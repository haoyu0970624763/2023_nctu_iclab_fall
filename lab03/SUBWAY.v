==> flow/design.v <==
package usertype;
typedef enum logic [3:0] { 
	No_action	= 4'd0,
	Buy			= 4'd1,
	Check		= 4'd2,
	Deposit		= 4'd4, 
	Return		= 4'd8 
}	Action ;
typedef enum logic [3:0] { 
	No_Err			= 4'b0000,  
	INV_Not_Enough	= 4'b0010,  
	Out_of_money	= 4'b0011,  
	INV_Full		= 4'b0100,  
	Wallet_is_Full	= 4'b1000,  
	Wrong_ID		= 4'b1001,  
	Wrong_Num		= 4'b1100,  
	Wrong_Item		= 4'b1010,  
	Wrong_act		= 4'b1111   
}	Error_Msg ;
typedef enum logic [1:0]	{ 
	Platinum	= 2'b00,
	Gold		= 2'b01,
	Silver		= 2'b10,
	Copper		= 2'b11
}	User_Level ;				
typedef enum logic [1:0] {
	No_item	= 2'd0,
	Large	= 2'd1,
	Medium	= 2'd2,
	Small	= 2'd3
}	Item_id ;
typedef logic [7:0] User_id;
typedef logic [5:0] Item_num;
typedef logic [15:0] Money;
typedef logic [11:0] EXP;
typedef logic [15:0] Item_num_ext;
typedef struct packed {
	Item_id		item_ID;
	Item_num	item_num;
	User_id		seller_ID;
}	Shopping_His;  
typedef struct packed {
	Item_num		large_num;
	Item_num		medium_num;
	Item_num		small_num;
	User_Level		level;
	EXP				exp;
}	Shop_Info;  
typedef struct packed {
	Money money; 
	Shopping_His shop_history;
}	User_Info;  
typedef union packed { 	
	Money			d_money;
	User_id	[1:0]	d_id;
	Action	[3:0]	d_act;
	Item_id	[7:0]	d_item;
	Item_num_ext	d_item_num;
} DATA;
endpackage
import usertype::*;  
module SUBWAY(
    clk,
    rst_n,
    in_valid,
    init,
    in0,
    in1,
    in2,
    in3,
    out_valid,
    out
);
input clk, rst_n;
input in_valid;
input [1:0] init;
input [1:0] in0, in1, in2, in3; 
output reg       out_valid;
output reg [1:0] out;
reg [1:0] input_delay;
reg in_valid_r;
reg delay_flag;
reg mode;
reg [1:0] in_register [0:3][0:4];
reg [1:0] calculate_register [0:3][0:3];
reg [1:0] row_index;
reg [1:0] next_row_index;
reg output_set_flag;
reg output_flag;
reg [1:0] result;
reg [1:0] output_reg [0:63];
reg [0:7] count ;
wire [0:0] row_able [0:3];
wire [1:0] out_index;
assign out_index = input_delay -1;
assign row_able[0] = (calculate_register[0][3]== 2'b00 ) ? 1:0 ;
assign row_able[1] = (calculate_register[1][3]== 2'b00 ) ? 1:0 ;
assign row_able[2] = (calculate_register[2][3]== 2'b00 ) ? 1:0 ;
assign row_able[3] = (calculate_register[3][3]== 2'b00 ) ? 1:0 ;
always@(posedge clk or negedge rst_n)begin
    if(!rst_n )         in_valid_r <= 1'b0;
	else if(in_valid)   in_valid_r <= 1'b1;
    else                in_valid_r <= 1'b0;     
end
always@(posedge clk or negedge rst_n)begin
    if(!rst_n )           input_delay <= 2'd0;
	else if(in_valid_r)   input_delay <= input_delay +1;
    else                  input_delay <= 2'd0;     
end
always@(posedge clk or negedge rst_n)begin
    if(!rst_n )                     delay_flag <= 1'b0;
	else if(input_delay == 3'd3)    delay_flag <= 1'b1;
    else                            delay_flag <= 1'b0;       
end
always@(posedge clk or negedge rst_n)begin
    if(!rst_n )                                 count <= 9'b0;
    else if(count == 8'd59 && !out_valid)       count <= 0;
	else if(output_set_flag )                   count <= count + 1;
    else                                        count <= 9'b0;      
end
integer i;
always@(posedge clk or negedge rst_n)begin
    if(!rst_n)begin
        for(i=0 ; i < 5 ; i=i+1) begin
            in_register[0][i] <= 'b0;
            in_register[1][i] <= 'b0;
            in_register[2][i] <= 'b0;
            in_register[3][i] <= 'b0;
        end
    end
	else if(in_valid) begin
        in_register[0][input_delay] <= in0;
        in_register[1][input_delay] <= in1;
        in_register[2][input_delay] <= in2;
        in_register[3][input_delay] <= in3;
        if(input_delay == 3'd3) begin
            in_register[0][4] <= in_register[0][0];
            in_register[1][4] <= in_register[1][0];
            in_register[2][4] <= in_register[2][0];
            in_register[3][4] <= in_register[3][0];
        end
        else begin
            in_register[0][4] <= in_register[0][4];
            in_register[1][4] <= in_register[1][4];
            in_register[2][4] <= in_register[2][4];
            in_register[3][4] <= in_register[3][4];
        end
    end
    else if(count == 8'd0) begin
        for(i=0 ; i < 5 ; i=i+1) begin
            in_register[0][i] <= 'b0;
            in_register[1][i] <= 'b0;
            in_register[2][i] <= 'b0;
            in_register[3][i] <= 'b0;
        end
    end
    else begin
        for(i=0 ; i < 5 ; i=i+1) begin
            in_register[0][i] <= in_register[0][i];
            in_register[1][i] <= in_register[1][i];
            in_register[2][i] <= in_register[2][i];
            in_register[3][i] <= in_register[3][i];
        end
    end
end
integer j;
integer k;
always@(posedge clk or negedge rst_n)begin
    if(!rst_n )begin
        for(j=0 ; j < 4 ; j=j+1) begin
            calculate_register[0][j] <= 'b0;
            calculate_register[1][j] <= 'b0;
            calculate_register[2][j] <= 'b0;
            calculate_register[3][j] <= 'b0;
        end
    end
	else if(delay_flag) begin
        for(k=1 ; k < 4 ; k=k+1) begin
            calculate_register[0][k] <= in_register[0][k];
            calculate_register[1][k] <= in_register[1][k];
            calculate_register[2][k] <= in_register[2][k];
            calculate_register[3][k] <= in_register[3][k];
        end
        calculate_register[0][0] <= in_register[0][4];
        calculate_register[1][0] <= in_register[1][4];
        calculate_register[2][0] <= in_register[2][4];
        calculate_register[3][0] <= in_register[3][4];
    end
    else if(count == 8'd62) begin
        for(j=0 ; j < 4 ; j=j+1) begin
            calculate_register[0][j] <= 'b0;
            calculate_register[1][j] <= 'b0;
            calculate_register[2][j] <= 'b0;
            calculate_register[3][j] <= 'b0;
        end
    end
    else begin
        for(j=0 ; j < 4 ; j=j+1) begin
            calculate_register[0][j] <= calculate_register[0][j];
            calculate_register[1][j] <= calculate_register[1][j];
            calculate_register[2][j] <= calculate_register[2][j];
            calculate_register[3][j] <= calculate_register[3][j];
        end
    end
end
always@(posedge clk or negedge rst_n)begin
    if(!rst_n )             row_index   <= 2'b0;
	else if( init)          row_index   <= init;
    else if(count == 8'd63) row_index   <= 1'b0;
    else if( mode== 1'b1 && output_set_flag)   
    begin
        if(result == 2'b01) begin
            row_index <= row_index +1;
        end
        else if(result == 2'b10) begin
            row_index <= row_index -1;
        end
        else begin
            row_index <= row_index;
        end
    end 
    else    
    begin
        row_index  <= row_index;
    end
end
always@(posedge clk or negedge rst_n)begin
    if(!rst_n )                                 mode <= 1'b1;
	else if(delay_flag)                         mode <= ~mode;
    else                                        mode <= mode;       
end
reg [1:0] next_row_index_r;
always@(posedge clk or negedge rst_n)begin
    if(!rst_n )                                 next_row_index_r <= 1'b0;
	else                                        next_row_index_r <= next_row_index;  
end
always@(*)begin
    if( out_index == 1'b0 && mode==1'b1) begin
        if(row_able[row_index]) begin
            next_row_index = row_index;
        end
        else begin
            if(row_index == 2'b00) begin
                if(row_able[1])      next_row_index = 2'b01;
                else if(row_able[2]) next_row_index = 2'b10;
                else                 next_row_index = 2'b11;
            end
            else if(row_index == 2'b01) begin
                if(row_able[0])      next_row_index = 2'b00;
                else if(row_able[2]) next_row_index = 2'b10;
                else                 next_row_index = 2'b11;
            end
            else if(row_index == 2'b10) begin
                if(row_able[0])      next_row_index = 2'b00;
                else if(row_able[1]) next_row_index = 2'b01;
                else                 next_row_index = 2'b11;
            end
            else begin
                if(row_able[0])      next_row_index = 2'b00;
                else if(row_able[1]) next_row_index = 2'b01;
                else                 next_row_index = 2'b10;
            end
        end
    end
    else begin
        next_row_index = next_row_index_r;
    end
end
always@(*)begin
    if(output_set_flag == 1'b1 && count <= 8'd59)begin
        if (mode == 1'b0) begin
            if(calculate_register[row_index][out_index] == 2'b01) begin
                result = 2'b11;
            end
            else begin
                result = 2'b00;
            end
        end
        else begin
            if(next_row_index != row_index) begin
                if(row_index <  next_row_index) begin
                    if(out_index != 2'b01 ) begin
                        result = 2'b01;
                    end
                    else begin
                        if(calculate_register[row_index][1]==2'b01) begin
                            result = 2'b11;
                        end
                        else begin
                            result = 2'b00;
                        end
                    end
                end
                else begin
                    if(out_index != 2'b01  ) begin
                        result = 2'b10;
                    end
                    else begin
                        if(calculate_register[row_index][1]==2'b01) begin
                            result = 2'b11;
                        end
                        else begin
                            result = 2'b00;
                        end
                    end
                end
            end
            else begin
                if(calculate_register[row_index][out_index] == 2'b01) begin
                    result = 2'b11;
                end
                else begin
                    result = 2'b00;
                end
            end
        end
    end
    else begin
        result = 2'b00;
    end
end
always@(posedge clk or negedge rst_n)begin
    if(!rst_n )             output_set_flag <= 1'b0;
	else if(delay_flag && output_set_flag == 1'b0)
    begin
        output_set_flag  <= 1'b1;
    end
    else if(count == 8'd62) output_set_flag <= 1'b0;
    else                    output_set_flag   <= output_set_flag ;
end
integer l;
always@(posedge clk or negedge rst_n)begin
    if(!rst_n) begin
        for( l=0 ; l < 64 ; l=l+1 ) begin
            output_reg[l] <= 2'b00;
        end
    end
    else begin
        if(!out_valid) begin
            if(!output_set_flag) begin
                for( l=0 ; l < 64 ; l=l+1 ) begin
                    output_reg[l] <= 2'b00;
                end
            end
            else begin
                output_reg[count] <= result;
                if(count == 8'd59) begin
                    if(in_register[row_index][1] == 2'b01) begin
                        output_reg[61] <= 2'b11;
                    end
                    else begin
                        output_reg[61] <= 2'b00;
                    end
                end
                else begin
                    output_reg[61] <= output_reg[61];
                end
            end
        end
    end
end
always@(posedge clk or negedge rst_n)begin
    if(!rst_n )                                     out_valid <= 1'b0;
    else if(count == 8'd59 )                        out_valid <= 1'b1;
    else if(count < 8'd62 )                         out_valid <= out_valid;
	else                                            out_valid <= 1'b0;
end
always @(posedge clk or negedge rst_n )
begin
    if (!rst_n ) begin
        out <= 0;
    end
    else if(out_valid) begin 
        out <= output_reg[count+1];
    end
    else begin
        out <= 0;
    end
end
endmodule
# From RTL to reports: SUBWAY

What the tools print for SUBWAY, step after step.
Lines are those of the file above, counted from 1.
Library cell names are shortened.
The mark -- stands for no value.

Top: SUBWAY
Clock: clk
Library: sky130hd
Timing corner: tt_025C_1v80

# Elaborated design

Source: Yosys, flattened and elaborated. Widths are those after wreduce. Registers that Yosys merges into a memory's read port (data or address) are not register bits. Print and check cells do not count. Equal cells are merged and count once.

$add $sub $neg: 11
Multipliers: 1
Divide/modulo/power cells: 0
Order comparisons: 3
Eq/ne operators: 319
Shift-type cells: 0
Muxes and demuxes: 287
Bitwise gates (word level): 3
Reductions and logical operators: 110

Operator list:

| cell                                                           | count |
| 2-bit two-way mux                                              | 268 |
| 6-bit equality test with constant B                            | 63 |
| 6-bit by 5-bit equality test with 1-bit output with constant B | 32 |
| 2-bit AND reduction                                            | 82 |
| 2-bit by 1-bit != test with 1-bit output with constant B       | 66 |
| 2-bit case mux with 64-bit select                              | 1 |
| 5-bit by 4-bit equality test with 1-bit output with constant B | 20 |
| 6-bit by 4-bit equality test with 1-bit output with constant B | 16 |
| 4-bit equality test with constant B                            | 22 |
| 2-bit case mux with 16-bit select                              | 2 |
| 5-bit by 3-bit equality test with 1-bit output with constant B | 10 |
| 5-bit equality test with constant B                            | 10 |
| 4-bit by 1-bit != test with 1-bit output with constant B       | 12 |
| 6-bit by 3-bit equality test with 1-bit output with constant B | 8 |
| 4-bit by 3-bit equality test with 1-bit output with constant B | 11 |
| 2-bit case mux with 20-bit select                              | 1 |
| 5-bit by 2-bit equality test with 1-bit output with constant B | 6 |
| 5-bit zero test                                                | 5 |
| 4-bit by 2-bit equality test with 1-bit output with constant B | 6 |
| 6-bit by 2-bit equality test with 1-bit output with constant B | 4 |
| 8-bit by 6-bit equality test with 1-bit output with constant B | 3 |
| 5-bit by 1-bit != test with 1-bit output with constant B       | 4 |
| 2-bit by 1-bit equality test with 1-bit output with constant B | 8 |
| 8-bit two-way mux                                              | 2 |
| 4-bit by 5-bit equality test with 1-bit output with constant B | 3 |
| 5-bit by 1-bit equality test with 1-bit output with constant B | 3 |
| 2-bit zero test                                                | 6 |
| 4-bit by 1-bit equality test with 1-bit output with constant B | 3 |

Not listed: further kinds 27, cells in them 57.

Register bits after elaboration: 221
Bits in latches: 0
Memory bits (writable): 0
Memory bits (read-only): 0
Word width x clocked read ports: 0
Memories kept: 0
Input bits: 13
Output and inout bits: 3
Cells after elaboration: 844

# Longest topological paths

Longest topological path by Yosys (ltp), each cell counted once; first at word level (registers and memories cut), then after technology mapping (sequential cells cut; the memories' decode and read muxes count).

Word-level depth: 27
ABC_AREA: 0
Gate-level depth with buffers: 19

# Netlist

Yosys stat after the flow's synthesis: flattened, memories mapped to cells. It holds for the ABC_AREA given above (unset counts as 0); a run with the other value may have another netlist.
The area totals of this step are shown rounded.

Cell count: 1346
Synthesis area: 12600 um2
Sequential part of the area: 5510 um2
Flip-flops: 220
Buffers: 114

Cells by type:

| cell     | count |
| dfrtp_1  | 219 |
| mux2_2   | 110 |
| nand2_1  | 181 |
| o21ai_0  | 115 |
| a22o_1   | 44 |
| a21oi_1  | 67 |
| nand3_1  | 57 |
| clkbuf_1 | 72 |
| ha_1     | 21 |
| o31ai_1  | 32 |
| nor2_1   | 55 |
| a22oi_1  | 26 |
| a31oi_1  | 26 |
| mux2i_1  | 14 |
| and2_1   | 20 |
| o211ai_1 | 15 |
| buf_2    | 22 |
| nand4_1  | 16 |

Other cell types: 59; their cells: 234.

# Path before layout

Source: OpenSTA report_checks on the synthesized netlist (no wires, ideal clock, input and output delay 20% of the period each), path of least setup slack; recovery checks are left aside. Register names are those of the netlist, which keeps one name where synthesis merged equal registers.

Path kind: register to register
From: register row_index[0]
To: register output_reg[10][1]
Clock period: 4.73 ns
Time at the first pin: 0.000 ns
Arrival time: 3.561 ns
Path slack: 1.045 ns
Delay of the path: 3.686 ns
Stages on the path: 19
Synthesis period reached: 3.685 ns

"delay of the path" is the arrival time less input delay plus setup time.
"stages on the path" counts driving pins, that of a launching flip-flop among them; a cell with two outputs on the path counts twice.
"synthesis period reached" is the clock period less the worst setup slack; recovery checks do not enter. This is arithmetic on one report: input and output delays are still those of the set period (20% each).
Between the ends stands the longest chain of elaborated cells between them, by number of cells; it is not shown to be the way that was timed. Of several equally long chains one is given.
A line is the first line of the expression or statement that the cell stems from. Yosys adds cells for indexed reads and writes and turns some case tables into memories.
At most two assigning lines are given for a register; there are more.

Cells stage by stage: dfrtp_1 > inv_1 > ha_1 > clkbuf_1 > clkbuf_1 > a22o_1 > a21oi_1 > o21ai_0 > mux2_2 > o21ai_0 > ha_1 > nand2_1 > nand2_1 > a31oi_1 > o21a_1 > nor2_1 > clkbuf_1 > clkbuf_1 > mux2_2
Length of the longest elaborated chain: 20

RTL lines, path post-synthesis:

| element             | line | RTL |
| from (decl)         | 86   | `reg [1:0] row_index;` |
| from (assign)       | 208  | `else if( init) row_index <= init;` |
| from (assign)       | 213  | `row_index <= row_index +1;` |
| 2-bit equality test | 253  | `else if(row_index == 2'b10) begin` |
| 2-bit two-way mux   | 253  |  |
| 2-bit two-way mux   | 248  | `else if(row_index == 2'b01) begin` |
| 2-bit two-way mux   | 243  | `if(row_index == 2'b00) begin` |
| 2-bit two-way mux   | 239  | `if(row_able[row_index]) begin` |
| 2-bit two-way mux   | 238  | `if( out_index == 1'b0 && mode==1'b1) begin` |
| 2-bit < comparator  | 281  | `if(row_index <  next_row_index) begin` |
| [... 6 more ...]    | --   |  |
| 2-bit two-way mux   | 295  | `if(out_index != 2'b01  ) begin` |
| 2-bit two-way mux   | 281  |  |
| 2-bit two-way mux   | 280  | `if(next_row_index != row_index) begin` |
| 2-bit two-way mux   | 271  | `if (mode == 1'b0) begin` |
| 2-bit two-way mux   | 270  | `if(output_set_flag == 1'b1 && count <= 8'd59)begin` |
| 2-bit two-way mux   | 346  | `output_reg[count] <= result;` |
| 2-bit two-way mux   | 340  | `if(!output_set_flag) begin` |
| to (assign)         | 342  | `output_reg[l] <= 2'b00;` |
| to (assign)         | 346  |  |
| to (decl)           | 91   | `reg [1:0] output_reg [0:63];` |

Nets of the timed path that keep an RTL name, with a line that drives or declares them; the list need not be complete.

Nets with RTL names, path post-synthesis:

| signal            | line |
| next_row_index[0] | 238 |

# Worst path after layout

From the final timing report of job 1: the path of least setup slack in the routed layout; clock arrival at registers is part of the times.

Path kind: register to register
From: register count[6]
To: register out[0]
Clock period: 4.34 ns
Time at the first pin: 0.56 ns
Arrival time: 4.76 ns
Path slack: 0.00 ns
Stages on the path: 12

Between the ends stands the longest chain of elaborated cells between them, by number of cells; it is not shown to be the way that was timed. Of several equally long chains one is given.
At most two assigning lines are given for a register; there are more.

Cells stage by stage: dfrtp_1 > buf_4 > inv_1 > ha_1 > buf_1 > clkbuf_1 > o21ai_1 > o22ai_1 > o41ai_1 > o2111ai_1 > nor4_2 > a21oi_1
Length of the longest elaborated chain: 4

RTL lines, path post-layout:

| element                                | line | RTL |
| from (decl)                            | 92   | `reg [0:7] count ;` |
| from (assign)                          | 116  | `if(!rst_n )                                 count <= 9'b0;` |
| from (assign)                          | 118  | `else if(output_set_flag ) count <= count + 1;` |
| 8-bit by 1-bit adder with 8-bit output | 374  | `out <= output_reg[count+1];` |
| 6-bit equality test                    | 374  |  |
| 2-bit case mux with 64-bit select      | 374  |  |
| 2-bit two-way mux                      | 373  | `else if(out_valid) begin` |
| to (assign)                            | 371  | `out <= 0;` |
| to (assign)                            | 374  |  |
| to (decl)                              | 79   | `output reg [1:0] out;` |

Hand-over note for SUBWAY

SUBWAY through Yosys and OpenROAD on sky130hd: 2 stored runs, unordered, with their settings and measured results. The constraints put input and output delay at 20% of the set period each and load the outputs with 0.01 pF.
"critical setup path time" means the part of the period allowed to the worst setup path (the constraints hold back 20% at inputs and 20% at outputs) less its slack; where the path has registers, the arrival times of their clocks count too.
"power consumption" is the tool's figure for a default switching activity; nothing was simulated.
The measured numbers are rounded.
Among the settings, . means not set for that run.

| item                                | job 1                | job 2                |
| period_ns                           | 4.34                 | 2.91                 |
| CORE_UTILIZATION                    | 26                   | 15                   |
| SETUP_SLACK_MARGIN                  | 0.07                 | -0.09                |
| CORE_ASPECT_RATIO                   | 0.94                 | .                    |
| TNS_END_PERCENT                     | 60                   | .                    |
| GPL_TIMING_DRIVEN                   | 0                    | 1                    |
| SLEW_MARGIN                         | 30                   | 20                   |
| CAP_MARGIN                          | 20                   | 20                   |
| CORE_MARGIN                         | 2                    | 9                    |
| PLACE_DENSITY                       | .                    | 0.52                 |
| CELL_PAD_IN_SITES_DETAIL_PLACEMENT  | .                    | 2                    |
| CTS_CLUSTER_DIAMETER                | .                    | 252                  |
| MAX_ROUTING_LAYER                   | .                    | met4                 |
| synthesis area (um2)                | 12600                | 12600                |
| area of the die (um2)               | 50400                | 95000                |
| post-layout utilization (%)         | 30.3                 | 21.0                 |
| worst setup slack after layout (ns) | -0.003               | -0.183               |
| final setup TNS (ns)                | -0.003               | -11.8                |
| power consumption (mW)              | 11.2                 | 21.1                 |
| critical setup path time (ns)       | 4.34                 | 3.09                 |
| worst path kind                     | register to register | register to register |

End of note.
