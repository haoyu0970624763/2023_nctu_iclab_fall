==> flow/design.v <==
package usertype;
typedef enum logic [3:0] { 
	No_action	= 4'd0,
	Buy			= 4'd1,
	Check		= 4'd2,
	Deposit		= 4'd4, 
	Return		= 4'd8 
}	Action ;
typedef enum logic [3:0] { 
	No_Err			= 4'b0000,  
	INV_Not_Enough	= 4'b0010,  
	Out_of_money	= 4'b0011,  
	INV_Full		= 4'b0100,  
	Wallet_is_Full	= 4'b1000,  
	Wrong_ID		= 4'b1001,  
	Wrong_Num		= 4'b1100,  
	Wrong_Item		= 4'b1010,  
	Wrong_act		= 4'b1111   
}	Error_Msg ;
typedef enum logic [1:0]	{ 
	Platinum	= 2'b00,
	Gold		= 2'b01,
	Silver		= 2'b10,
	Copper		= 2'b11
}	User_Level ;				
typedef enum logic [1:0] {
	No_item	= 2'd0,
	Large	= 2'd1,
	Medium	= 2'd2,
	Small	= 2'd3
}	Item_id ;
typedef logic [7:0] User_id;
typedef logic [5:0] Item_num;
typedef logic [15:0] Money;
typedef logic [11:0] EXP;
typedef logic [15:0] Item_num_ext;
typedef struct packed {
	Item_id		item_ID;
	Item_num	item_num;
	User_id		seller_ID;
}	Shopping_His;  
typedef struct packed {
	Item_num		large_num;
	Item_num		medium_num;
	Item_num		small_num;
	User_Level		level;
	EXP				exp;
}	Shop_Info;  
typedef struct packed {
	Money money; 
	Shopping_His shop_history;
}	User_Info;  
typedef union packed { 	
	Money			d_money;
	User_id	[1:0]	d_id;
	Action	[3:0]	d_act;
	Item_id	[7:0]	d_item;
	Item_num_ext	d_item_num;
} DATA;
endpackage
import usertype::*;  
module QUEEN(
    clk,
    rst_n,
    in_valid,
    col,
    row,
    in_valid_num,
    in_num,
    out_valid,
    out
);
input               clk, rst_n, in_valid,in_valid_num;
input       [3:0]   col,row;
input       [2:0]   in_num;
output reg          out_valid;
output reg  [3:0]   out;
reg [3:0] current_state;
reg [3:0] next_state;
reg [3:0] in_num_r;
reg signed[4:0] row_r [11:0];
reg signed[4:0] col_r [11:0];
reg [11:0] bitmap [11:0];
reg [3:0] write_queen_num;
reg [3:0] wrong_queen_num;
reg [3:0] output_counter;
parameter before_input = 4'h0;
parameter read_input = 4'h1;
parameter search = 4'h2;
parameter wrong_occur = 4'h3;
parameter reload = 4'h4;
parameter update_wrong_dot = 4'h5;
parameter check = 4'h6;
parameter wrong_occur_2 = 4'h7;
parameter answer = 4'h8;
parameter wait_next_input = 4'h9;
wire [0:0] count [11:0];
wire [3:0] count_result;
wire [0:0] row_index [11:0];
wire [11:0] row_index_vector;
wire [3:0] col_pos;
wire [3:0] row_pos;
wire [3:0] insertable_line;
assign count[0] = (bitmap[0] == 12'hfff) ? 1'b0: 1'b1; 
assign count[1] = (bitmap[1] == 12'hfff) ? 1'b0: 1'b1;
assign count[2] = (bitmap[2] == 12'hfff) ? 1'b0: 1'b1;
assign count[3] = (bitmap[3] == 12'hfff) ? 1'b0: 1'b1;
assign count[4] = (bitmap[4] == 12'hfff) ? 1'b0: 1'b1;
assign count[5] = (bitmap[5] == 12'hfff) ? 1'b0: 1'b1;
assign count[6] = (bitmap[6] == 12'hfff) ? 1'b0: 1'b1;
assign count[7] = (bitmap[7] == 12'hfff) ? 1'b0: 1'b1;
assign count[8] = (bitmap[8] == 12'hfff) ? 1'b0: 1'b1;
assign count[9] = (bitmap[9] == 12'hfff) ? 1'b0: 1'b1;
assign count[10] = (bitmap[10] == 12'hfff) ? 1'b0: 1'b1;
assign count[11] = (bitmap[11] == 12'hfff) ? 1'b0: 1'b1;
assign count_result = count[0]+count[1]+count[2]+count[3]+count[4]+count[5]+count[6]+count[7]+count[8]+count[9]+count[10]+count[11];
assign col_pos = count[0] ? 4'h0 : (count[1] ? 4'h1 : (count[2] ? 4'h2 : (count[3] ? 4'h3 : (count[4] ? 4'h4 : (count[5] ? 4'h5 : (count[6] ? 4'h6 : (count[7] ? 4'h7 : (count[8] ? 4'h8 : (count[9] ? 4'h9 : (count[10] ? 4'ha : (count[11] ? 4'hb : 4'hc)))))))))));
assign insertable_line = 12'hc - count_result ;
assign row_index_vector = (~(bitmap[col_pos]))^((~(bitmap[col_pos])) & ((~(bitmap[col_pos]))-1));
assign row_index[0] = (row_index_vector == 12'h001) ? 1'b1: 1'b0; 
assign row_index[1] = (row_index_vector == 12'h002) ? 1'b1: 1'b0; 
assign row_index[2] = (row_index_vector == 12'h004) ? 1'b1: 1'b0; 
assign row_index[3] = (row_index_vector == 12'h008) ? 1'b1: 1'b0; 
assign row_index[4] = (row_index_vector == 12'h010) ? 1'b1: 1'b0; 
assign row_index[5] = (row_index_vector == 12'h020) ? 1'b1: 1'b0; 
assign row_index[6] = (row_index_vector == 12'h040) ? 1'b1: 1'b0; 
assign row_index[7] = (row_index_vector == 12'h080) ? 1'b1: 1'b0; 
assign row_index[8] = (row_index_vector == 12'h100) ? 1'b1: 1'b0; 
assign row_index[9] = (row_index_vector == 12'h200) ? 1'b1: 1'b0; 
assign row_index[10] = (row_index_vector == 12'h400) ? 1'b1: 1'b0; 
assign row_index[11] = (row_index_vector == 12'h800) ? 1'b1: 1'b0; 
assign row_pos = row_index[0] ? 4'h0 : (row_index[1] ? 4'h1 : (row_index[2] ? 4'h2 : (row_index[3] ? 4'h3 : (row_index[4] ? 4'h4 : (row_index[5] ? 4'h5 : (row_index[6] ? 4'h6 : (row_index[7] ? 4'h7 : (row_index[8] ? 4'h8 : (row_index[9] ? 4'h9 : (row_index[10] ? 4'ha : (row_index[11] ? 4'hb : 4'hc)))))))))));
always@(posedge clk or negedge rst_n)begin
    if(!rst_n)  current_state <= before_input;
    else        current_state <= next_state;
end
always@(*)begin
	case( current_state )
		before_input: begin
			if( in_valid_num )  next_state = read_input;
			else                next_state = current_state;
		end                                   
		read_input: begin                 
            if(write_queen_num == in_num_r)     next_state = search;
            else                                next_state = current_state;            
		end       
        search: begin                 
            if(write_queen_num == insertable_line && write_queen_num != 4'hb) begin
                next_state = current_state;
            end
            else if(write_queen_num == insertable_line && write_queen_num == 4'hb)begin
                next_state = answer ;
            end
            else begin
                next_state = wrong_occur;
            end
		end 
        wrong_occur: begin
            next_state = reload;
        end    
        reload: begin
            if(write_queen_num+1 != wrong_queen_num) next_state = current_state;
            else                                     next_state = update_wrong_dot;
        end 
        update_wrong_dot: begin
            next_state = check;
        end      
        check : begin
            if(write_queen_num == insertable_line) next_state = search;
            else                                   next_state = wrong_occur_2;
        end
        wrong_occur_2:begin
            next_state = reload;
        end
        answer : begin
            if(output_counter < 11)                 next_state = current_state;
            else                                    next_state = wait_next_input;
        end
        wait_next_input : begin
            if(in_valid_num)    next_state = read_input;
            else                next_state = current_state;
        end
        default : begin
            next_state = before_input;       
        end                  
	endcase 
end
always@(posedge clk or negedge rst_n)begin
    if(!rst_n)                  in_num_r <= 4'h0;
    else begin
        if(in_valid_num)        in_num_r <= in_num;
        else                    in_num_r <= in_num_r;
    end
end
integer i , j , k;
always @(posedge clk or negedge rst_n)
begin
    if(!rst_n ) begin
        for(i=0 ; i < 12 ; i=i+1) begin
            row_r[i] <= -5'd1;
        end
    end
    else begin
        if(in_valid_num || (write_queen_num < in_num_r  && current_state != reload))begin
            row_r[write_queen_num] <= row;
        end     
        else if(current_state == search) begin
            row_r[write_queen_num] <= row_pos;
        end
        else if(current_state == wrong_occur) begin
            row_r[write_queen_num-1] <= -5'd1;
        end
        else if(current_state == wrong_occur_2) begin
            row_r[write_queen_num] <= -5'd1;
        end
        else if(current_state == wait_next_input) begin
            for(i=0 ; i < 12 ; i=i+1) begin
                row_r[i] <= -5'd1;
            end
        end
        else begin
            for(i=0 ; i < 12 ; i=i+1) begin
                row_r[i] <= row_r[i];
            end
        end
    end                  
end
always @(posedge clk or negedge rst_n)
begin
    if(!rst_n ) begin
        for(j=0 ; j < 12 ; j=j+1) begin
            col_r[j] <= -5'd1;
        end
    end
    else begin
        if(in_valid_num || ((write_queen_num < in_num_r) && (current_state != reload) ) ) begin
            col_r[write_queen_num] <= col;
        end  
        else if(current_state == search) begin
            col_r[write_queen_num] <= col_pos;
        end
        else if(current_state == wrong_occur) begin
            col_r[write_queen_num-1] <= -5'd1;
        end
        else if(current_state == wrong_occur_2) begin
            col_r[write_queen_num] <= -5'd1;
        end
        else if(current_state ==wait_next_input) begin
            for(j=0 ; j < 12 ; j=j+1) begin
                col_r[j] <= -5'd1;
            end
        end
        else begin 
            for(j=0 ; j < 12 ; j=j+1) begin
                col_r[j] <= col_r[j];
            end
        end
    end                       
end
wire [4:0]  column ;
wire [11:0] row_vector_input;
wire [11:0] update_vector; 
assign      row_vector_input = (current_state ==reload) ? (12'b000000000001 << row_r[write_queen_num]):(12'b000000000001 << row) ;
assign      column  =(current_state ==reload) ? col_r[write_queen_num]:col;
assign      update_vector =  (12'b000000000001 << row_r[write_queen_num]) | ((12'b000000000001 << row_r[write_queen_num])-1);
always @(posedge clk or negedge rst_n)
begin
    if(!rst_n) begin
        for(k=0 ; k < 12 ; k=k+1) begin
            bitmap[k] <= 12'h000;
        end
    end
    else begin
        if(in_valid_num || (write_queen_num < in_num_r && current_state!=wait_next_input) || current_state == reload) begin
            for(k=0 ; k < 12 ; k=k+1) begin
                if(k == column) begin
                    bitmap[k] <= 12'hfff;
                end
                else if( k > column) begin
                    bitmap[k] <= ((row_vector_input << (k-column)) | (row_vector_input >> ( k- column)) | row_vector_input) | bitmap[k];
                end
                else begin
                    bitmap[k] <= ((row_vector_input << (column-k)) | (row_vector_input >> ( column-k )) | row_vector_input) | bitmap[k];
                end
            end
        end
        else if (current_state == search) begin
            for(k=0 ; k < 12 ; k=k+1) begin
                if(k == col_pos) begin
                    bitmap[k] <= 12'hfff;
                end
                else if( k > col_pos) begin
                    bitmap[k] <= ((row_index_vector  << (k-col_pos)) | (row_index_vector  >> ( k- col_pos)) | row_index_vector ) | bitmap[k];
                end
                else begin
                    bitmap[k] <= ((row_index_vector  << (col_pos-k)) | (row_index_vector  >> ( col_pos-k )) | row_index_vector ) | bitmap[k];
                end
            end
        end
        else if (current_state == wrong_occur || current_state == wrong_occur_2) begin
            for(k=0 ; k < 12 ; k=k+1) begin
                bitmap[k] <= 12'h000;
            end
        end
        else if(current_state == update_wrong_dot) begin
            bitmap[col_pos] <= bitmap[col_pos] | update_vector;
        end
        else if(current_state == wait_next_input)begin
            for(k=0 ; k < 12 ; k=k+1) begin
                bitmap[k] <= 12'h000;
            end
        end
        else begin
            for(k=0 ; k < 12 ; k=k+1) begin
                bitmap[k] <= bitmap[k];
            end
        end   
    end                       
end
always @(posedge clk or negedge rst_n)
begin
    if(!rst_n) begin
        write_queen_num <= 4'h0 ;  
    end
    else begin
        if(in_valid_num || ((write_queen_num < in_num_r) && (current_state!=wait_next_input) )|| current_state == search  || current_state == reload   )begin
            write_queen_num <= write_queen_num +1;
        end
        else if(current_state == wrong_occur || current_state == wrong_occur_2)begin
            write_queen_num <= 0; 
        end
        else if(current_state == answer) begin
            write_queen_num <= 4'hd;
        end
        else if(current_state == wait_next_input) begin
            write_queen_num <= 4'h0 ;  
        end
        else begin
            write_queen_num <= write_queen_num; 
        end
    end 
end
always @(posedge clk or negedge rst_n)
begin
    if(!rst_n ) begin
        wrong_queen_num <= 4'hf ;  
    end
    else begin
        if(current_state == wrong_occur)        wrong_queen_num <= write_queen_num -2;
        else if(current_state == wrong_occur_2) wrong_queen_num <= write_queen_num-1;
        else if(current_state == wait_next_input) begin
            wrong_queen_num <= 4'hf ;  
        end
        else begin
            wrong_queen_num <= wrong_queen_num; 
        end
    end 
end
always@(posedge clk or negedge rst_n)begin
    if(!rst_n )                         output_counter <= 4'h0;
    else if(current_state == answer)    output_counter <= output_counter+1;
	else                                output_counter <= 4'h0;
end
always@(posedge clk or negedge rst_n)begin
    if(!rst_n )                                                     out_valid <= 4'h0;
    else if(current_state == answer)                                out_valid <= 4'h1;
	else if((current_state == answer) && (output_counter == 11))    out_valid <= 4'h0;
	else                                                            out_valid <= 4'h0;
end
integer l;
always @(posedge clk or negedge rst_n )
begin
    if (!rst_n ) begin
        out <= 0;
    end
    else if(current_state == answer) begin
        for(l=0 ; l < 12 ; l=l+1) begin
            if(col_r[l]==output_counter) begin
                out <= row_r[l];
            end
        end
    end
    else begin 
        out <= 0;
    end
end
endmodule 
-- Tool chain data of QUEEN
The steps from the RTL of QUEEN to its reports follow in flow order.
Lines are those of the file above, counted from 1.
Cell names lack the library's common part.
The mark n/a stands for no value.
- top module: QUEEN
- clock port: clk
- standard-cell library: sky130hd
- corner: tt_025C_1v80

-- Word level
Yosys after proc, flatten, opt, wreduce and memory -nomap, before mapping. Print and check cells are not counted.
- noted add/sub/neg operators: 64
- noted magnitude comparators: 26
- equal/unequal tests at 172
- shift-type cells: 99
- mux-type cells: 341
- bitwise gates (word level) at 149
- reductions and logical operators at 46
- operator list (cell ; count):
    12-bit OR ; 146
    12-bit by 32-bit left shift with 12-bit output ; 46
    12-bit by 32-bit right shift with 12-bit output ; 46
    12-bit two-way mux ; 114
    5-bit two-way mux ; 146
    4-bit two-way mux ; 43
    12-bit == test with constant B ; 13
    12-bit case mux with 12-bit select ; 1
    5-bit case mux with 12-bit select ; 2
    5-bit AND reduction ; 13
    4-bit by 3-bit == test with 1-bit output with constant B ; 16
    5-bit by 4-bit == test with 1-bit output ; 12
    5-bit by 4-bit inequality test with 1-bit output with constant B ; 12
    4-bit == test with constant B ; 14
    4-bit by 3-bit inequality test with 1-bit output with constant B ; 13
    3-bit by 2-bit inequality test with 1-bit output with constant B ; 12
    2-bit inequality test with constant B ; 16
    32-bit by 4-bit inequality test with 1-bit output ; 1
    4-bit by 1-bit adder with 4-bit output ; 8
    4-bit by 2-bit == test with 1-bit output with constant B ; 8
    4-bit case mux with 8-bit select ; 1
    3-bit two-way mux ; 9
    2-bit by 1-bit inequality test with 1-bit output with constant B ; 13
    1-bit two-way mux ; 25
    1-bit by 5-bit left shift with 12-bit output with constant A ; 2
    12-bit by 1-bit subtractor with 12-bit output with constant B ; 2
    2-bit AND reduction ; 12
    3-bit by 5-bit subtractor with 6-bit output with constant A ; 4
Other operator kinds: 73; their cells: 147.
- bits in registers at 288
- noted bits of input ports: 15
- output and inout bits at 5
- elaborated cells: 940

-- Logic depth
Yosys ltp: most cells in a row. Word level: on the elaborated netlist, between registers, memories and ports. Mapped: between sequential cells and ports; inverters and the memories' decode and read muxes count.
- word-level depth at 36
- noted ABC_AREA: 1
- mapped depth: 44
- noted gate-level depth less buffers: 44

-- Mapped cells and area
Yosys stat after the flow's synthesis: flattened, memories mapped to cells. It holds for the ABC_AREA given above (unset counts as 0); a run with the other value may have another netlist.
- cell types (cell ; count ; area in all (µm²)):
    nand2_1 ; 1854 ; 6.96E+03
    nand3_1 ; 968 ; 4.84E+03
    dfrtp_1 ; 169 ; 4.23E+03
    dfstp_2 ; 113 ; 2.97E+03
    inv_1 ; 723 ; 2.71E+03
    a21oi_1 ; 491 ; 2.46E+03
    nor2_1 ; 440 ; 1.65E+03
    o21ai_0 ; 286 ; 1.43E+03
    nand4_1 ; 192 ; 1.2E+03
    ha_1 ; 58 ; 725.696
    o211ai_1 ; 94 ; 705.677
    o21ai_1 ; 131 ; 655.629
    nor3_1 ; 120 ; 600.576
    o22ai_1 ; 89 ; 556.784
    clkbuf_1 ; 136 ; 510.49
    inv_2 ; 108 ; 405.389
    buf_2 ; 59 ; 295.283
    nand2_2 ; 47 ; 294.032
Other cell types: 52; their cells: 518.
- cell count at 6596
- cell area after synthesis: 37430.9 µm²
- sequential area at 7198.2 µm²
- mapped flip-flops: 282
- buffers at 247

-- Timing after synthesis
OpenSTA on the mapped netlist: ideal clock, no wires. The path of least setup slack (recovery checks aside). Input and output delay are each 20% of the period. Register names are those of the netlist, which keeps one name where synthesis merged equal registers.
- path type: register to register
- start point: register write_queen_num[0]
- end point: register bitmap[2][4]
- clock period: 6250 ps
- setup time at 113 ps
- noted time at the first pin: 0 ps
- noted arrival time: 5215 ps
- noted required time: 6137 ps
- noted path slack: 922 ps
- noted path delay: 5328 ps
- driving pins on the path: 36
- path buffers: 3
- noted synthesis period reached: 5328 ps
"path delay" is the arrival time less input delay plus setup time.
"driving pins on the path": output pins that drive a net of the path, with the launching flip-flop's if there is one; two outputs of one cell count as two.
"synthesis period reached" is the clock period less the worst setup slack; recovery checks do not enter. This is arithmetic on one report: input and output delays are still those of the set period (20% each).
Between the ends stands the longest chain of elaborated cells between them, by number of cells; it is not shown to be the way that was timed. Of several equally long chains one is given.
Each line given opens the expression or statement behind the cell; cells for indexed reads and writes are added by Yosys, which also makes memories of some case tables.
At most two assigning lines are given for a register; there are more.
- cell sequence: dfrtp_1 > clkbuf_1 > inv_1 > ha_1 > clkbuf_1 > nand2_2 > inv_1 > a221oi_1 > o2111ai_1 > o21ai_1 > buf_4 > ha_1 > ha_1 > inv_2 > nor2_1 > inv_2 > nor2_1 > inv_2 > nor2_4 > inv_4 > a21oi_1 > o21ai_1 > o21ai_1 > a21oi_1 > nand2_2 > inv_1 > nand2_1 > o21ai_1 > o21ai_0 > inv_1 > o21ai_0 > nand4_1 > nand2_1 > nand2_1 > nand2_1 > inv_1
- cells in the longest elaborated chain: 11
- elaborated cells between the ends (all ways) at 50
- those cells by class: add/sub (3); compare (2); eq/ne (13); shift (6); mux (12); logic (8); reduce/logical (6)
- ends and longest elaborated chain, after synthesis (what ; RTL line ; RTL):
    start: declaration ; 84 ; reg [3:0] write_queen_num;
    start: assignment ; 327 ; write_queen_num <= write_queen_num +1;
    start: assignment ; 339 ; write_queen_num <= write_queen_num;
    4-bit == test ; 265 ; assign      update_vector =  (12'b000000000001 << row_r[write_queen_num]) | ((12'b000000000001 << row_r[write_ ...
    5-bit case mux with 12-bit select ; 265 ;
    1-bit by 5-bit left shift with 12-bit output ; 265 ;
    12-bit by 1-bit subtractor with 12-bit output ; 265 ;
    12-bit OR ; 265 ;
    12-bit OR ; 306 ; bitmap[col_pos] <= bitmap[col_pos] | update_vector;
    12-bit two-way mux ; 306 ;
    12-bit two-way mux ; 305 ; else if(current_state == update_wrong_dot) begin
    12-bit two-way mux ; 300 ; else if (current_state == wrong_occur || current_state == wrong_occur_2) begin
    12-bit two-way mux ; 287 ; else if (current_state == search) begin
    12-bit two-way mux ; 274 ; if(in_valid_num || (write_queen_num < in_num_r && current_state!=wait_next_input) || current_state == reload) ...
    end: assignment ; 280 ; bitmap[k] <= ((row_vector_input << (k-column)) | (row_vector_input >> ( k- column)) | row_vector_input) | bitm ...
    end: assignment ; 283 ; bitmap[k] <= ((row_vector_input << (column-k)) | (row_vector_input >> ( column-k )) | row_vector_input) | bitm ...
    end: declaration ; 83 ; reg [11:0] bitmap [11:0];

-- Timing after layout
Path of least setup slack in the final report of job 2 (OpenROAD, finished layout, wires in). Where an end is a register, its clock arrival counts in the times.
The path's times are printed in steps of 10 ps; the period is the one set.
- path type: register to register
- start point: register bitmap[10][6]
- end point: register bitmap[8][8]
- clock period: 11500 ps
- setup time at 160 ps
- noted time at the first pin: 690 ps
- noted arrival time: 12400 ps
- noted required time: 12000 ps
- noted path slack: -400 ps
- driving pins on the path: 33
- path buffers: 0
Between the ends stands the longest chain of elaborated cells between them, by number of cells; it is not shown to be the way that was timed. Of several equally long chains one is given.
At most two assigning lines are given for a register; there are more.
- cell sequence: dfrtp_1 > inv_1 > nor4_1 > nand2_1 > nor4_2 > ha_1 > inv_1 > nor2_1 > inv_1 > nand2_1 > nand2_1 > inv_1 > ha_1 > nand2_1 > inv_1 > a221oi_1 > o211ai_1 > a21oi_1 > nand3_1 > nor2_1 > nor2_4 > nand3_2 > nor2_4 > nand3_1 > nand2_4 > nand3_1 > nand3_1 > nand3_1 > nor2_1 > nor2_1 > nand3_1 > nand3_1 > a21oi_1
- cells in the longest elaborated chain: 26
- elaborated cells between the ends (all ways) at 57
- those cells by class: add/sub (3); compare (1); eq/ne (14); shift (4); mux (23); logic (10); reduce/logical (2)
- ends and longest elaborated chain, after layout (what ; RTL line ; RTL):
    start: declaration ; 83 ; reg [11:0] bitmap [11:0];
    start: assignment ; 280 ; bitmap[k] <= ((row_vector_input << (k-column)) | (row_vector_input >> ( k- column)) | row_vector_input) | bitm ...
    start: assignment ; 283 ; bitmap[k] <= ((row_vector_input << (column-k)) | (row_vector_input >> ( column-k )) | row_vector_input) | bitm ...
    12-bit == test ; 114 ; assign count[10] = (bitmap[10] == 12'hfff) ? 1'b0: 1'b1;
    3-bit two-way mux (3 in a row) ; 117 ; assign col_pos = count[0] ? 4'h0 : (count[1] ? 4'h1 : (count[2] ? 4'h2 : (count[3] ? 4'h3 : (count[4] ? 4'h4 : ...
    4-bit two-way mux (8 in a row) ; 117 ;
    4-bit == test ; 119 ; assign row_index_vector = (~(bitmap[col_pos]))^((~(bitmap[col_pos])) & ((~(bitmap[col_pos]))-1));
    12-bit case mux with 12-bit select ; 119 ;
    12-bit NOT ; 119 ;
    12-bit by 1-bit subtractor with 12-bit output ; 119 ;
    12-bit bitwise AND ; 119 ;
    12-bit bitwise XOR ; 119 ;
    12-bit by 32-bit left shift with 12-bit output ; 296 ; bitmap[k] <= ((row_index_vector  << (col_pos-k)) | (row_index_vector  >> ( col_pos-k )) | row_index_vector ) | ...
    12-bit OR (3 in a row) ; 296 ;
    12-bit two-way mux ; 292 ; else if( k > col_pos) begin
    12-bit two-way mux ; 289 ; if(k == col_pos) begin
    12-bit two-way mux ; 287 ; else if (current_state == search) begin
    12-bit two-way mux ; 274 ; if(in_valid_num || (write_queen_num < in_num_r && current_state!=wait_next_input) || current_state == reload) ...
    end: assignment ; 280 ;
    end: assignment ; 283 ;
    end: declaration ; 83 ;

# Flow runs of QUEEN

Below are 2 stored runs of the flow (Yosys, OpenROAD; platform sky130hd) on QUEEN, each with its settings and what was measured, unordered. Constraints: input delay and output delay 20% of the set period each, output load 0.01 pF.
"clock period achieved" means the clock period less the worst setup slack. The figure is calculated, with input and output delays left at 20% of the set period.
By "time on the worst setup path" is meant the share of the clock period that the worst setup path is allowed (20% is reserved at inputs, 20% at outputs), minus its slack. Clock arrival times at its registers enter into it.
"time on the worst setup path" is given in steps of 10 ps.

Job 1
Settings were period_ns = 7.32; CORE_UTILIZATION = 64; SETUP_SLACK_MARGIN = -0.72; PLACE_DENSITY = 0.49; CELL_PAD_IN_SITES_GLOBAL_PLACEMENT = 3; GPL_ROUTABILITY_DRIVEN = 1; CTS_CLUSTER_SIZE = 35; CTS_CLUSTER_DIAMETER = 251; CAP_MARGIN = 15; SLEW_MARGIN = 25; CORE_MARGIN = 2
- unfinished; error GPL-0301 in placement

Job 2
Settings were period_ns = 11.5; CORE_UTILIZATION = 26; PLACE_DENSITY = 0.63; HOLD_SLACK_MARGIN = 0.15; CORE_ASPECT_RATIO = 0.67; CELL_PAD_IN_SITES_DETAIL_PLACEMENT = 2; ABC_AREA = 1; CTS_CLUSTER_SIZE = 67; CTS_CLUSTER_DIAMETER = 79; SLEW_MARGIN = 35; CAP_MARGIN = 20; CORE_MARGIN = 2
- total negative slack: -2382 ps
- synthesis area at 37430.9 µm²
- worst setup slack after layout: -396 ps
- full die area: 147078.0 µm²
- worst hold slack at 508 ps
- time on the worst setup path at 11900 ps
- type of the worst setup path: register to register
- standard-cell area after layout: 41130.7 µm²
- final utilization at 28.9 %
- clock period achieved: 11896 ps
